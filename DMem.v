==> flow/design.v <==
`timescale 1ns / 1ps
module DMem(WriteData,   
            MemData,     
            Address,     
            MemWrite,   
            Clk);        
parameter ADDRESS_WIDTH = 16;
parameter DATA_WIDTH = 32;
input [DATA_WIDTH-1:0]       WriteData;
input [ADDRESS_WIDTH-1:0]    Address;
input MemWrite;
input Clk;
output [DATA_WIDTH-1:0] MemData;
reg [DATA_WIDTH-1:0] mem_contents [ADDRESS_WIDTH-1:0];
integer i;
assign MemData= mem_contents[Address];
always @(posedge Clk)
begin
	if(MemWrite)
	begin
		mem_contents[Address]<= #5 WriteData;
	end
end
endmodule
* Step by step through the tools: DMem
What the tools print for DMem, step after step.
Lines are those of the file above, counted from 1.
Cell names lack the library's common part.
Not given: --
- Top :: DMem
- Clock input :: Clk
- Standard-cell library :: sky130hd
- Library corner :: tt_025C_1v80

* Word-level counts
Source: Yosys, flattened and elaborated, memories not mapped. Widths are those after wreduce; folded enables and synchronous resets count as part of the registers. Registers that Yosys merges into a memory's read port (data or address) are not register bits. Print and check cells do not count. Equal cells are merged and count once.
Memory sizes are those after Yosys's memory passes, which may raise the word count (mostly to a power of two), join words into wider ones and drop unused or constant bits.
- Muxes and demuxes :: 3
** Operators by type and width (number)
- 32-bit two-way mux :: 1
- 4-bit two-way mux :: 1
- 1-bit two-way mux :: 1
- Bits in registers :: 0
- Memory bits (writable) :: 512
- Memories kept :: 1
- Input bits :: 50
- Output and inout bits :: 32
- Cells after elaboration :: 4
** Memory list
- mem_contents :: depth 16, bits a word 32, read ports 1, write ports 1, RTL line 14 : reg [DATA_WIDTH-1:0] mem_contents [ADDRESS_WIDTH-1:0];

* Longest topological paths
Depth = most cells in a row (Yosys ltp): at word level without a register or memory, in the mapped netlist without a sequential cell, where the memories' decode and read muxes count.
- Depth in word-level cells :: 1
- ABC_AREA :: 0
- Gate-level depth with buffers :: 6
- Depth with buffers taken out :: 3

* Synthesis result
The flow's flattened synthesis, as Yosys stat reports it; memories are mapped. The netlist is that of the ABC_AREA named above (0 if unset); the other value can give another one.
Totals and module areas in this step are rounded.
- Standard cells after synthesis :: 808
- Chip area (Yosys) :: 19200 sq um
- Sequential area :: 15400 sq um
- Mapped flip-flops :: 512
** Cell types
- edfxtp_1 :: number 512, total area 1.54E+04 sq um
- mux4_2 :: number 128, total area 2.88E+03 sq um
- a22oi_1 :: number 64, total area 480.461 sq um
- nand2_1 :: number 33, total area 123.869 sq um
- clkbuf_1 :: number 27, total area 101.347 sq um
- buf_6 :: number 6, total area 67.565 sq um
- buf_2 :: number 11, total area 55.053 sq um
- nor2_1 :: number 13, total area 48.797 sq um
- nor3_1 :: number 4, total area 20.019 sq um
- nand3b_1 :: number 2, total area 15.014 sq um
- nand2b_1 :: number 2, total area 12.512 sq um
- nor2b_1 :: number 2, total area 12.512 sq um
- or3b_2 :: number 1, total area 8.758 sq um
- buf_4 :: number 1, total area 7.507 sq um
- and2_1 :: number 1, total area 6.256 sq um
- nand3_1 :: number 1, total area 5.005 sq um

* Path before layout
OpenSTA on the mapped netlist: ideal clock, no wires. The path of least setup slack (recovery checks aside). Input and output delay are each 20% of the period. Register names are those of the netlist, which keeps one name where synthesis merged equal registers.
- Path kind :: input to register
- Start point :: input Address[1]
- End point :: memory mem_contents[0][0]
- Clock period :: 4.34 ns
- Input delay :: 0.868 ns
- Library setup time :: 0.461 ns
- Time at the first pin :: 0.868 ns
- Data arrival time :: 3.649 ns
- Data required time :: 3.879 ns
- Setup slack :: 0.230 ns
- Delay of the path :: 3.242 ns
- Driving pins on the path :: 4
- Path buffers :: 3
- Period reached after synthesis :: 4.11 ns
"delay of the path" = arrival - input delay + setup time.
"driving pins on the path" counts driving pins, that of a launching flip-flop among them; a cell with two outputs on the path counts twice.
"period reached after synthesis" = period - worst setup slack (recovery checks aside). The figure is calculated, with input and output delays left at 20% of the set period.
The rows between start and end are the longest chain of elaborated cells between them; the timing report does not say that the signal goes this way. Where chains are equally long, one stands for them.
Each line given opens the expression or statement behind the cell; cells for indexed reads and writes are added by Yosys, which also makes memories of some case tables.
- Path through :: buf_2 buf_4 clkbuf_1 nor3_1
- Length of the longest elaborated chain :: 1
- Elaborated cells between the ends (all ways) :: 1
- RTL lines with such cells :: 1
- Those cells by class :: mux: 1
** Ends and longest elaborated chain, post-synthesis
- start: declaration :: RTL line 10 : input [ADDRESS_WIDTH-1:0]    Address;
- 4-bit two-way mux :: RTL line 19 : if(MemWrite)
- end: declaration :: RTL line 14 : reg [DATA_WIDTH-1:0] mem_contents [ADDRESS_WIDTH-1:0];

* Timing after layout
From the final timing report of entry A: the path of least setup slack in the routed layout; clock arrival at registers is part of the times.
- Path kind :: input to output
- Start point :: input Address[0]
- End point :: output MemData[8]
- Clock period :: 4.3 ns
- Input delay :: 0.86 ns
- Output delay :: 0.86 ns
- Time at the first pin :: 0.86 ns
- Data arrival time :: 3.09 ns
- Data required time :: 3.44 ns
- Setup slack :: 0.35 ns
- Driving pins on the path :: 6
- Path buffers :: 3
The rows between start and end are the longest chain of elaborated cells between them; the timing report does not say that the signal goes this way. Where chains are equally long, one stands for them.
The chain passes a memory read, where the word-level depth is cut; so it can be longer than that depth.
- Path through :: clkbuf_8 buf_12 mux4_2 a22oi_1 nand2_1 clkdlybuf4s50_1
- Length of the longest elaborated chain :: 1
- Elaborated cells between the ends (all ways) :: 1
- RTL lines with such cells :: 1
- Those cells by class :: memory: 1
** Ends and longest elaborated chain, post-layout
- start: declaration :: RTL line 10 : input [ADDRESS_WIDTH-1:0]    Address;
- memory 16 x 32 bit :: RTL line 14 : reg [DATA_WIDTH-1:0] mem_contents [ADDRESS_WIDTH-1:0];
- end: declaration :: RTL line 13 : output [DATA_WIDTH-1:0] MemData;

Lab notebook: DMem

Design DMem on sky130hd. What follows are 2 stored runs of the flow, each under its own settings; their order means nothing. The constraints put input and output delay at 20% of the set period each and load the outputs with 0.01 pF.
"power consumption" is the tool's figure for a default switching activity; nothing was simulated.
Results are given in rounded form.

* Entry A
** Files
==> flow/run.sh <==
#!/bin/bash
# the make line also repeats the synthesis and layout settings of config.mk as NAME=value (left out here)
make -C /OpenROAD-flow-scripts/flow DESIGN_CONFIG=/design/flow/config.mk WORK_HOME=/design/flow/orfs CLKGATE_MAP_FILE= finish
==> flow/config.mk <==
export PLATFORM = sky130hd
export DESIGN_NAME = DMem
export DESIGN_NICKNAME = DMem
export VERILOG_FILES = /design/flow/design.v
export SDC_FILE = /design/flow/constraint.sdc
export NUM_CORES = 4
export LEC_CHECK = 0
export CAP_MARGIN = 25
export CELL_PAD_IN_SITES_GLOBAL_PLACEMENT = 0
export CORE_MARGIN = 7
export CORE_UTILIZATION = 35
export GPL_ROUTABILITY_DRIVEN = 1
export HOLD_SLACK_MARGIN = 0.1
export MAX_ROUTING_LAYER = met5
export PLACE_DENSITY_LB_ADDON = 0.06
export SLEW_MARGIN = 0
==> flow/constraint.sdc <==
create_clock -name core_clock -period 4.3 [get_ports {Clk}]
set_input_delay 0.8600 -clock core_clock [delete_from_list [all_inputs] [get_ports {Clk}]]
set_output_delay 0.8600 -clock core_clock [all_outputs]
set_load 0.01 [all_outputs]
** Results
- Die size :: 61700 sq um
- Worst hold slack :: 1.17 ns
- Cell area after synthesis :: 19200 sq um
- Power consumption :: 10.8 mW
- Total negative slack :: 0.000 ns
- Standard-cell area of the final layout :: 23000 sq um
- Lowest setup slack :: 0.351 ns
- Final utilization :: 0.425

* Entry B
** Files
==> flow/run.sh <==
#!/bin/bash
# the make line also repeats the synthesis and layout settings of config.mk as NAME=value (left out here)
make -C /OpenROAD-flow-scripts/flow DESIGN_CONFIG=/design/flow/config.mk WORK_HOME=/design/flow/orfs CLKGATE_MAP_FILE= finish
==> flow/config.mk <==
export PLATFORM = sky130hd
export DESIGN_NAME = DMem
export DESIGN_NICKNAME = DMem
export VERILOG_FILES = /design/flow/design.v
export SDC_FILE = /design/flow/constraint.sdc
export NUM_CORES = 4
export LEC_CHECK = 0
export CAP_MARGIN = 20
export CELL_PAD_IN_SITES_DETAIL_PLACEMENT = 2
export CORE_MARGIN = 9
export CORE_UTILIZATION = 56
export CTS_CLUSTER_SIZE = 14
export MIN_ROUTING_LAYER = met1
export PLACE_DENSITY_LB_ADDON = 0.14
export SETUP_SLACK_MARGIN = 0.32
export SLEW_MARGIN = 20
export TNS_END_PERCENT = 50
==> flow/constraint.sdc <==
create_clock -name core_clock -period 2.48 [get_ports {Clk}]
set_input_delay 0.4960 -clock core_clock [delete_from_list [all_inputs] [get_ports {Clk}]]
set_output_delay 0.4960 -clock core_clock [all_outputs]
set_load 0.01 [all_outputs]
** Results
Unfinished; error DPL-0033 in placement.
